==> flow/design.v <==
module bitSerialMultiplier #(parameter N = 5) (
    input  logic            clk,
    input  logic            rst_n,
    input  logic            start,
    input  logic [N-1:0]    a,
    input  logic [N-1:0]    x,
    output logic [2*N-1:0]  p,
    output logic            done
); 
    logic [N:0]   A;
    logic [N:0]   A_1s_comp;
    logic [2*N:0] P;                   
    logic [$clog2(N+1)-1:0] count;
    logic busy;
    always_ff @(posedge clk or negedge rst_n) begin
        if (!rst_n) begin
            A     <= '0;
            A_1s_comp <= '0;
            P     <= '0;
            count <= '0;
            done  <= 1'b0;
            busy  <= 1'b0;
        end 
        else if (start && !busy) begin
            A     <= {a[N-1], a};           
            A_1s_comp <= ~{a[N-1], a};      
            P     <= {{(N+1)'b0}, x};
            count <= N;
            done  <= 1'b0;
            busy  <= 1'b1;
        end 
        else if (busy) begin
            if (count > 0) begin
                logic [N:0] sum;             
                logic carry_out;
                logic carry_in, last_cycle;
                logic [N:0] adder_in;
                carry_in = (count == 0);
                last_cycle = (count == 0);
                adder_in = (last_cycle ? A_1s_comp : A) & {(N+1){P[0]}};      
                {carry_out, sum} = P[2*N:N] + adder_in + carry_in;        
                P <= {carry_out, sum, P[N-1:1]};
                count <= count - 1;
                if (count == 1) begin
                    done <= 1'b1;
                    busy <= 1'b0;
                end
            end
        end
    end
    assign p = P[2*N:0];
endmodule
---- Tool chain data of bitSerialMultiplier ----
The steps from the RTL of bitSerialMultiplier to its reports follow in flow order.
Lines are those of the file above, counted from 1.
Cell names lack the library's common part.
Not given: n/a
design
  design top .............................. bitSerialMultiplier
  clock input ............................. clk
  standard-cell library ................... sky130hd
  corner .................................. tt_025C_1v80

---- Word-level counts ----
Counts by Yosys on the flattened word-level netlist (proc, flatten, opt, wreduce; memories kept). Register bits leave out memories and registers merged into their read ports (data or address). Print and check cells are left out. Cells with the same type and inputs are merged into one.
bit counts
  flip-flop bits (word level) ............. 27
  input port bits ......................... 13
  word-level cells ........................ 36
operators by class
  add/subtract/negate cells ............... 3
  magnitude comparators ................... 1
  equality and inequality tests ........... 1
  mux-type cells .......................... 15
  bitwise gates (word level) .............. 2
  reduce/logical cells .................... 8
operator list
  cell                                          number
  two-way mux 11 bit                            3
  two-way mux 3 bit                             3
  two-way mux 1 bit                             8
  adder 6 x 6 -> 7 bit                          1
  adder 7 x 1 -> 7 bit                          1
  nonzero test 2 bit                            3
  AND 6 bit                                     1
  NOT 6 bit                                     1
  two-way mux 6 bit                             1
  subtractor 3 x 1 -> 3 bit with constant B     1
  > comparator 3 x 1 -> 1 bit with constant B   1
  equality test 3 x 1 -> 1 bit with constant B  1
  zero test 3 bit                               1
  AND reduction 3 bit                           1
  AND reduction 2 bit                           1
  logical AND 1 bit                             1
  zero test 1 bit                               1

---- Logic depth ----
Yosys ltp: most cells in a row. Word level: on the elaborated netlist, between registers, memories and ports. Mapped: between sequential cells and ports; inverters and the memories' decode and read muxes count.
depth
  depth after elaboration ................. 8
  ABC_AREA ................................ 0
  mapped depth ............................ 12
  gate-level depth less buffers ........... 11

---- Netlist ----
Source: synth_stat.txt of the flow (Yosys; design flattened, memories mapped). It holds for the ABC_AREA given above (unset counts as 0); a run with the other value may have another netlist.
mapped netlist
  standard cells after synthesis .......... 167
  cell area after synthesis ............... 1,531.5 µm²
  flip-flop cells ......................... 26
cell types
  type      number  area in all (µm²)
  dfrtp_1   26      650.624
  ha_1      8       100.096
  nand2_1   26      97.594
  buf_4     12      90.086
  nor2_1    18      67.565
  a21oi_1   11      55.053
  o21ai_0   10      50.048
  fa_1      2       40.038
  mux2i_1   4       40.038
  a31oi_1   5       31.28
  nand2b_1  5       31.28
  nand3_1   6       30.029
  inv_1     7       26.275
  nor2b_1   4       25.024
  buf_12    1       20.019
  buf_2     4       20.019
  a211oi_1  2       15.014
  a311oi_2  1       15.014
Other cell types: 15; their cells: 15.

---- Worst setup path after synthesis ----
OpenSTA on the mapped netlist: ideal clock, no wires. The path of least setup slack (recovery checks aside). Input and output delay are each 20% of the period. Register names are those of the netlist, which keeps one name where synthesis merged equal registers.
timing after synthesis
  kind .................................... reg2reg
  start point ............................. register count[0]
  end point ............................... register P[8]
  clock period ............................ 2.37 ns
  library setup time ...................... 0.128 ns
  launch time at the first pin ............ 0.000 ns
  arrival ................................. 2.435 ns
  data required time ...................... 2.242 ns
  setup slack ............................. -0.192 ns
  delay of the path ....................... 2.563 ns
  stages .................................. 13
  buffers on the path ..................... 1
  synthesis period reached ................ 2.562 ns
"delay of the path" is the arrival time less input delay plus setup time.
"stages": output pins that drive a net of the path, with the launching flip-flop's if there is one; two outputs of one cell count as two.
"synthesis period reached" = period - worst setup slack (recovery checks aside). The figure is calculated, with input and output delays left at 20% of the set period.
The rows between start and end are the longest chain of elaborated cells between them; the timing report does not say that the signal goes this way. Where chains are equally long, one stands for them.
A line is the first line of the expression or statement that the cell stems from. Yosys adds cells for indexed reads and writes and turns some case tables into memories.
At most two assigning lines are given for a register; there are more.
on the way, after synthesis
  cells stage by stage .................... dfrtp_1 inv_1 ha_1 nand2b_4 buf_12 mux2_2 nand2_1 fa_1 fa_1 nand2b_1 a21oi_1 xnor2_1 o21ai_0
  length of the longest elaborated chain .. 8
ends and longest elaborated chain, after synthesis
  what                  line  source
  start, declared       13    logic [$clog2(N+1)-1:0] count;
  start, assigned       20    count <= '0;
  start, assigned       43    count <= count - 1;
  zero test 3 bit       39    last_cycle = (count == 0);
  two-way mux 6 bit     40    adder_in = (last_cycle ? A_1s_comp : A) & {(N+1){P[0]}};
  AND 6 bit             40
  adder 6 x 6 -> 7 bit  41    {carry_out, sum} = P[2*N:N] + adder_in + carry_in;
  adder 7 x 1 -> 7 bit  41
  two-way mux 11 bit    33    if (count > 0) begin
  two-way mux 11 bit    32    else if (busy) begin
  two-way mux 11 bit    24    else if (start && !busy) begin
  end, assigned         27    P     <= {{(N+1)'b0}, x};
  end, assigned         42    P <= {carry_out, sum, P[N-1:1]};
  end, declared         12    logic [2*N:0] P;

---- Timing after layout ----
From the final timing report of job 2: the path of least setup slack in the routed layout; clock arrival at registers is part of the times.
timing post-layout
  kind .................................... reg2reg
  start point ............................. register count[0]
  end point ............................... register P[8]
  clock period ............................ 3.83 ns
  library setup time ...................... 0.11 ns
  launch time at the first pin ............ 0.32 ns
  arrival ................................. 2.98 ns
  data required time ...................... 4.04 ns
  setup slack ............................. 1.05 ns
  stages .................................. 12
  buffers on the path ..................... 0
The rows between start and end are the longest chain of elaborated cells between them; the timing report does not say that the signal goes this way. Where chains are equally long, one stands for them.
At most two assigning lines are given for a register; there are more.
on the way, post-layout
  cells stage by stage .................... dfrtp_1 inv_1 ha_1 nand2b_4 mux2_2 nand2_1 fa_1 fa_1 nand2b_1 a21oi_1 xnor2_1 o21ai_0
  length of the longest elaborated chain .. 8
ends and longest elaborated chain, post-layout
  what                  line  source
  start, declared       13    logic [$clog2(N+1)-1:0] count;
  start, assigned       20    count <= '0;
  start, assigned       43    count <= count - 1;
  zero test 3 bit       39    last_cycle = (count == 0);
  two-way mux 6 bit     40    adder_in = (last_cycle ? A_1s_comp : A) & {(N+1){P[0]}};
  AND 6 bit             40
  adder 6 x 6 -> 7 bit  41    {carry_out, sum} = P[2*N:N] + adder_in + carry_in;
  adder 7 x 1 -> 7 bit  41
  two-way mux 11 bit    33    if (count > 0) begin
  two-way mux 11 bit    32    else if (busy) begin
  two-way mux 11 bit    24    else if (start && !busy) begin
  end, assigned         27    P     <= {{(N+1)'b0}, x};
  end, assigned         42    P <= {carry_out, sum, P[N-1:1]};
  end, declared         12    logic [2*N:0] P;

# Flow runs of bitSerialMultiplier

Top module bitSerialMultiplier; platform sky130hd; tools Yosys and OpenROAD; 2 stored runs in no particular order. Input and output delays are each 20% of the period that was set; the output load is 0.01 pF.
"clock period achieved" means the clock period less the worst setup slack. The figure is calculated, with input and output delays left at 20% of the set period.

---- job 1 ----
settings
  period_ns = 3.0
  CORE_UTILIZATION = 58
  SETUP_SLACK_MARGIN = 0.46
  PLACE_DENSITY_LB_ADDON = 0.05
  CELL_PAD_IN_SITES_GLOBAL_PLACEMENT = 3
  CELL_PAD_IN_SITES_DETAIL_PLACEMENT = 2
  ABC_AREA = 1
  GPL_TIMING_DRIVEN = 1
  CAP_MARGIN = 30
  SLEW_MARGIN = 0
  MIN_ROUTING_LAYER = met2
  MAX_ROUTING_LAYER = met5
  CORE_MARGIN = 2
results
  no final report: placement broke off with FLW-0024

---- job 2 ----
settings
  period_ns = 3.83
  CORE_UTILIZATION = 60
  SETUP_SLACK_MARGIN = 0.39
  PLACE_DENSITY = 0.53
  CELL_PAD_IN_SITES_GLOBAL_PLACEMENT = 0
  TNS_END_PERCENT = 95
  CTS_CLUSTER_SIZE = 63
  CTS_CLUSTER_DIAMETER = 279
  SLEW_MARGIN = 15
  MIN_ROUTING_LAYER = met1
  MAX_ROUTING_LAYER = met5
  CAP_MARGIN = 20
  CORE_MARGIN = 2
results
  setup slack of the critical path ........ 1.053 ns
  standard-cell area after routing ........ 1,722.9 µm²
  utilization of the finished layout ...... 70.2 %
  chip area after synthesis (Yosys) ....... 1,531.5 µm²
  area inside the die boundary ............ 2,972.4 µm²
  final setup TNS ......................... 0.000 ns
  clock period achieved ................... 2.777 ns
